==> flow/design.v <==
module flex_counter
	#(
	parameter NUM_CNT_BITS = 4
	)
	(
	input wire clk, n_rst, clear, count_enable,
	input wire [NUM_CNT_BITS - 1: 0] rollover_val,
	output reg [NUM_CNT_BITS - 1: 0] count_out,
	output reg rollover_flag
	);
	reg [NUM_CNT_BITS - 1: 0] next_count=0;
	reg next_flag=0;
	always_ff @(posedge clk, negedge n_rst)
	begin: 				Register
		if (n_rst == 1'b0)
		begin
			count_out <= 0;
			rollover_flag <= 0;
		end
		else
		begin
			count_out <= next_count;
			rollover_flag <= next_flag;
		end
	end	
	always_comb
	begin: 				Counter
		if (clear == 1'b1)
		begin
			next_count = 0;
		end
		else if (count_enable == 1'b1)
		begin
			if (count_out >= rollover_val)
			begin
				next_count = 1;
			end
			else
			begin
				next_count = count_out + 1;
			end
		end
		else
		begin
			next_count = count_out;
		end
	end
	always_comb
	begin: FLAG
		if(count_enable == 1)
		begin
			if (next_count >= (rollover_val))
				begin
					next_flag = 1;
				end
				else
				begin
					next_flag = 0;
				end
		end
		else
		begin
			if ((count_out == rollover_val) && ~clear)   
			begin
				next_flag = 1;
			end
			else
			begin
				next_flag = 0;
			end
		end
	end
endmodule
Reports on flex_counter
What the tools print for flex_counter, step after step.
Line numbers count from 1 in the design file above.
Library cell names are shortened.
{ "design": {"top": "flex_counter", "clk_port": "clk", "library": "sky130hd", "lib_corner": "tt_025C_1v80"} }

Word-level counts
Counts by Yosys on the flattened word-level netlist (proc, flatten, opt, wreduce; memories kept). Register bits leave out memories and registers merged into their read ports (data or address); mux counts leave out enables and synchronous resets folded into registers. Print and check cells are left out. Cells with the same type and inputs are merged into one.
{ "classes": {"addsub": 1, "n_cmp": 2, "eq_ne": 1, "mux": 6, "bitwise": 1, "n_reduce_logical": 1} }
{ "op_table": {"columns": ["op", "count"], "rows": [
  ["two-way mux 4 bit", 3],
  [">= comparator 4 bit", 2],
  ["adder 4 x 1 -> 4 bit (second input constant)", 1],
  ["equality test 4 bit", 1],
  ["two-way mux 1 bit", 3],
  ["logical AND 1 bit", 1],
  ["inverter 1 bit", 1]
]} }
{ "bits": {"ff_bits": 5, "in_bits": 8, "out_inout_bits": 5, "word_cells": 14} }

Longest topological paths
Depth = most cells in a row (Yosys ltp): at word level without a register or memory, in the mapped netlist without a sequential cell, where the memories' decode and read muxes count.
{ "depth": {"ltp_word": 7, "abc_area": 1, "mapped_depth": 15, "mapped_depth_nobuf": 15} }

Synthesis result
Source: synth_stat.txt of the flow (Yosys; design flattened, memories mapped). It holds for the ABC_AREA given above (unset counts as 0); a run with the other value may have another netlist.
Totals and module areas in this step are rounded.
{ "mapped": {"stdcells": 65, "mapped_area_um2": 480, "ff_cells": 5, "n_buf": 1} }
{ "by_type": {"columns": ["type", "count", "area_total_um2"], "rows": [
  ["dfrtp_1", 5, 125.12],
  ["ha_1", 9, 112.608],
  ["nand2_1", 16, 60.058],
  ["inv_1", 11, 41.29],
  ["nand3_1", 7, 35.034],
  ["a21oi_1", 5, 25.024],
  ["nor2_1", 4, 15.014],
  ["buf_6", 1, 11.261],
  ["nand2_4", 1, 11.261],
  ["o21bai_2", 1, 11.261],
  ["inv_2", 2, 7.507],
  ["nand3b_1", 1, 7.507],
  ["o21bai_1", 1, 7.507],
  ["o21ai_1", 1, 5.005]
]} }

Timing after synthesis
OpenSTA on the mapped netlist: ideal clock, no wires. The path of least setup slack (recovery checks aside). Input and output delay are each 20% of the period. Register names are those of the netlist, which keeps one name where synthesis merged equal registers.
{ "synth_path": {"kind": "input to register", "from": "input rollover_val[3]", "to": "register rollover_flag", "clock_period_ps": 2480, "setup_ps": 116, "t_first_pin_ps": 496, "t_arrival_ps": 1860, "required_time_ps": 2364, "path_slack_ps": 503, "delay_ps": 1480, "stages": 14, "n_path_buf": 0, "synth_period_reached_ps": 1977} }
"delay_ps" = arrival - input delay + setup time.
"stages": output pins that drive a net of the path, with the launching flip-flop's if there is one; two outputs of one cell count as two.
"synth_period_reached_ps" is the clock period less the worst setup slack; recovery checks do not enter. This is arithmetic on one report: input and output delays are still those of the set period (20% each).
Between the ends stands the longest chain of elaborated cells between them, by number of cells; it is not shown to be the way that was timed. Of several equally long chains one is given.
A line is the first line of the expression or statement that the cell stems from. Yosys adds cells for indexed reads and writes and turns some case tables into memories.
{ "synth_between": {"path_cell_list": "inv_1 > ha_1 > nand2_1 > nor2_1 > nor2_1 > nand2_1 > a21oi_1 > ha_1 > nand2_1 > inv_1 > nand3_1 > nand3_1 > nand2_1 > nand2_1", "elab_chain_cells": 7, "cells_between": 10} }
{ "synth_rtl": {"columns": ["element", "line_no", "source"], "rows": [
  ["start: declaration", 7, "input wire [NUM_CNT_BITS - 1: 0] rollover_val,"],
  [">= comparator 4 bit", 34, "if (count_out >= rollover_val)"],
  ["two-way mux 4 bit", 34, null],
  ["two-way mux 4 bit", 32, "else if (count_enable == 1'b1)"],
  ["two-way mux 4 bit", 28, "if (clear == 1'b1)"],
  [">= comparator 4 bit", 52, "if (next_count >= (rollover_val))"],
  ["two-way mux 1 bit", 52, null],
  ["two-way mux 1 bit", 50, "if(count_enable == 1)"],
  ["end: assignment", 18, "rollover_flag <= 0;"],
  ["end: assignment", 23, "rollover_flag <= next_flag;"],
  ["end: declaration", 9, "output reg rollover_flag"]
]} }
Nets of the timed path that keep an RTL name, with a line that drives or declares them; the list need not be complete.
{ "synth_named_nets": {"columns": ["net", "line_no"], "rows": [
  ["next_count[3]", 28]
]} }

Data sheet: physical implementation of flex_counter

Module flex_counter, platform sky130hd: 2 stored runs of the flow (Yosys, OpenROAD) with differing settings, in no particular order. Input and output delays are each 20% of the period that was set; the output load is 0.01 pF.
[
  {
    "run": "run 1",
    "settings": { "period_ns": 2.67, "CORE_UTILIZATION": 60, "SETUP_SLACK_MARGIN": 0.71, "CORE_ASPECT_RATIO": 0.88, "CELL_PAD_IN_SITES_DETAIL_PLACEMENT": 0, "ABC_AREA": 1, "GPL_TIMING_DRIVEN": 0, "CTS_CLUSTER_SIZE": 36, "CTS_CLUSTER_DIAMETER": 166, "MAX_ROUTING_LAYER": "met4", "CAP_MARGIN": 20, "CORE_MARGIN": 2, "SLEW_MARGIN": 20 },
    "outcome": "unfinished; error PDN-0185 in floorplanning"
  },
  {
    "run": "run 2",
    "settings": { "period_ns": 4.2, "CORE_UTILIZATION": 70, "SETUP_SLACK_MARGIN": 0.57, "PLACE_DENSITY": 0.58, "CORE_MARGIN": 3, "CELL_PAD_IN_SITES_GLOBAL_PLACEMENT": 2, "GPL_TIMING_DRIVEN": 0, "GPL_ROUTABILITY_DRIVEN": 1, "CTS_CLUSTER_DIAMETER": 103, "SLEW_MARGIN": 10, "MIN_ROUTING_LAYER": "met2", "MAX_ROUTING_LAYER": "met5", "CAP_MARGIN": 20 },
    "outcome": "unfinished; error PDN-0185 in floorplanning"
  }
]

==> flow/design.v <==
`timescale 1ns / 10ps
module flex_pio_si
#(
	parameter NUM_BITS = 17
)
(
	input reg clk,			 
	input reg n_rst,		 
	input reg shift_enable,		 
	input reg s_reset,
	input reg serial_in,
	input reg load_enable,
	input reg [NUM_BITS - 1:0]parallel_in,
	output reg [NUM_BITS - 1:0] parallel_out,
	output reg serial_out
);
	reg [NUM_BITS - 1: 0] tmp_reg;
	always_comb begin
	parallel_out = {serial_out , tmp_reg[NUM_BITS - 2: 0]};
	end
	genvar i;
		generate
		always_ff @ (posedge clk, negedge n_rst)						
			begin
			if(1'b0 == n_rst)
				begin
					serial_out <= 1'b0;
					tmp_reg[0] <= 1'b0;
				end
			else
				begin
					if(load_enable == 1'b1)begin
						serial_out <= parallel_in[NUM_BITS - 1];
						tmp_reg[0] <= parallel_in[0];
					end else if(shift_enable == 1'b1) begin
						serial_out <= tmp_reg[NUM_BITS - 2];
						tmp_reg[0] <= serial_in;
					end  else if(s_reset == 1'b1) begin
						tmp_reg[0] <= 1'b0;
					end
				end
			end
			for(i = (NUM_BITS - 2); i >= 1 ; i = i - 1)
						begin
							always_ff @ (posedge clk, negedge n_rst)
								begin
								if(1'b0 == n_rst)
									begin
										tmp_reg[i] <= 1'b0;
									end
								else
									begin
										if(load_enable == 1'b1)begin
											tmp_reg[i] <= parallel_in[i];
										end else if(shift_enable == 1'b1) begin
											tmp_reg[i] <= tmp_reg[i - 1];
										end else if(s_reset == 1'b1) begin
											tmp_reg[i] <= 1'b0;
										end
									end
								end
						end
endgenerate
endmodule
# Reports on flex_pio_si

The steps from the RTL of flex_pio_si to its reports follow in flow order.
Line numbers count from 1 in the design file above.
Operators carry their Yosys type and port widths (W data, S select, Z words).
Cell names lack the library's common part.
Not given: --

Top: flex_pio_si
Clock input: clk
Cell library: sky130hd
Timing corner: tt_025C_1v80

# Word level

Yosys after proc, flatten, opt, wreduce and memory -nomap, before mapping. Memory bits, and registers merged into a memory's read port (data or address), are not among the register bits. Print and check cells are not counted. Equal cells are merged and count once.

Register bits after elaboration: 17
Output and inout port bits: 18

Reductions and logical operators: 2
Mux-type cells: 35

Operators with widths:

| operator           | number |
| $mux W1            | 35 |
| $reduce_bool A3 Y1 | 1 |
| $reduce_bool A2 Y1 | 1 |

# Depth

Yosys ltp: most cells in a row. Word level: on the elaborated netlist, between registers, memories and ports. Mapped: between sequential cells and ports; inverters and the memories' decode and read muxes count.

Depth after elaboration: 3
ABC_AREA: 0
Gate-level depth with buffers: 4
Depth with buffers taken out: 2

# Netlist

Yosys stat after the flow's synthesis: flattened, memories mapped to cells. It holds for the ABC_AREA given above (unset counts as 0); a run with the other value may have another netlist.
Totals and module areas in this step are rounded.

Buffer cells: 8
Flip-flops: 17
Chip area (Yosys): 0.000896 mm^2
Mapped cells: 92

Cells by type:

| type     | number | area in all (um^2) |
| dfrtp_1  | 17     | 425.408 |
| a21oi_1  | 32     | 160.154 |
| or3b_1   | 12     | 105.101 |
| nor2b_1  | 16     | 100.096 |
| or3b_2   | 4      | 35.034 |
| buf_6    | 2      | 22.522 |
| clkbuf_1 | 3      | 11.261 |
| buf_2    | 2      | 10.01 |
| mux2i_1  | 1      | 10.01 |
| buf_4    | 1      | 7.507 |
| o21ai_0  | 1      | 5.005 |
| nand2_1  | 1      | 3.754 |

# Worst setup path after synthesis

Path of least setup slack by OpenSTA after synthesis, without wires, with an ideal clock, recovery checks aside; 20% of the period is set as input and as output delay. Where synthesis merged equal registers, the netlist keeps one of their names.

Kind: reg-to-reg
Start: register (name not given)
End: register parallel_out[11]
Path delay: 1011 ps
Data arrival time: 934 ps
Period: 1230 ps
Path slack: 219 ps
Library setup time: 77 ps
Buffers on the path: 0
Time at the first pin: 0 ps
Stages: 3
Data required time: 1153 ps
Period reached after synthesis: 1011 ps

"path delay" = arrival - input delay + setup time.
"stages" counts driving pins, that of a launching flip-flop among them; a cell with two outputs on the path counts twice.
"period reached after synthesis" is the clock period less the worst setup slack; recovery checks do not enter. This is arithmetic on one report: input and output delays are still those of the set period (20% each).

Cells stage by stage: dfrtp_1 -> or3b_2 -> a21oi_1

RTL lines, path after synthesis:

| element          | RTL line | source |
| end: declaration | 14       | `output reg [NUM_BITS - 1:0] parallel_out,` |

No chain of elaborated cells between the ends is given.

# Timing after layout

Path of least setup slack in the final report of flow run B (OpenROAD, finished layout, wires in). Where an end is a register, its clock arrival counts in the times.
The report prints the path's times to 10 ps; the period is as set.

Kind: reg-to-reg
Start: register (name not given)
End: register parallel_out[11]
Library setup time: 60 ps
Time at the first pin: 300 ps
Period: 665 ps
Stages: 4
Data required time: 900 ps
Path slack: -390 ps
Data arrival time: 1290 ps
Buffers on the path: 1

Cells stage by stage: dfrtp_1 -> buf_6 -> or3b_4 -> a21oi_2

RTL lines, path after layout:

| element          | RTL line | source |
| end: declaration | 14       | `output reg [NUM_BITS - 1:0] parallel_out,` |

No chain of elaborated cells between the ends is given.

Subject: flow runs of flex_pio_si

Hi,

Below are 2 stored runs of the flow (Yosys, OpenROAD; platform sky130hd) on flex_pio_si, each with its settings and what was measured, unordered. Constraints: input delay and output delay 20% of the set period each, output load 0.01 pF.
By "achieved period" is meant the clock period of the run minus its worst setup slack. This is arithmetic on one report: input and output delays are still those of the set period (20% each).
"critical path time" is the time allowed to the run's worst setup path (the clock period less input and output delay, where it has them) less its slack. Clock arrival times count: a late capture clock shortens it, a late launch clock lengthens it.
"power consumption" is the tool's figure for a default switching activity; nothing was simulated.
"critical path time" is given in steps of 10 ps.
The results are shown rounded.
A setting shown as n/a is not set for that run.
Among the results, n/a means that no value is shown for the run.

| setting or result                        | flow run A | flow run B |
| period_ns                                | 1.16       | 0.665      |
| CORE_UTILIZATION                         | 66         | 41         |
| CAP_MARGIN                               | 20         | 25         |
| CORE_MARGIN                              | 2          | 2          |
| SLEW_MARGIN                              | 20         | 5          |
| SETUP_SLACK_MARGIN                       | n/a        | 0.16       |
| PLACE_DENSITY                            | n/a        | 0.9        |
| CORE_ASPECT_RATIO                        | n/a        | 1.49       |
| CELL_PAD_IN_SITES_GLOBAL_PLACEMENT       | n/a        | 1          |
| CELL_PAD_IN_SITES_DETAIL_PLACEMENT       | n/a        | 0          |
| TNS_END_PERCENT                          | n/a        | 40         |
| ABC_AREA                                 | n/a        | 0          |
| MAX_ROUTING_LAYER                        | n/a        | met4       |
| achieved period (ps)                     | n/a        | 1056       |
| chip area after synthesis (Yosys) (mm^2) | n/a        | 0.000896   |
| power consumption (µW)                   | n/a        | 2630       |
| final utilization                        | n/a        | 0.73       |
| setup slack of the worst path (ps)       | n/a        | -391       |
| area inside the die boundary (mm^2)      | n/a        | 0.00258    |
| critical path time (ps)                  | n/a        | 1060       |
| critical path kind                       | n/a        | reg-to-reg |

Flow run A: no final report: placement broke off with GPL-0301

Regards
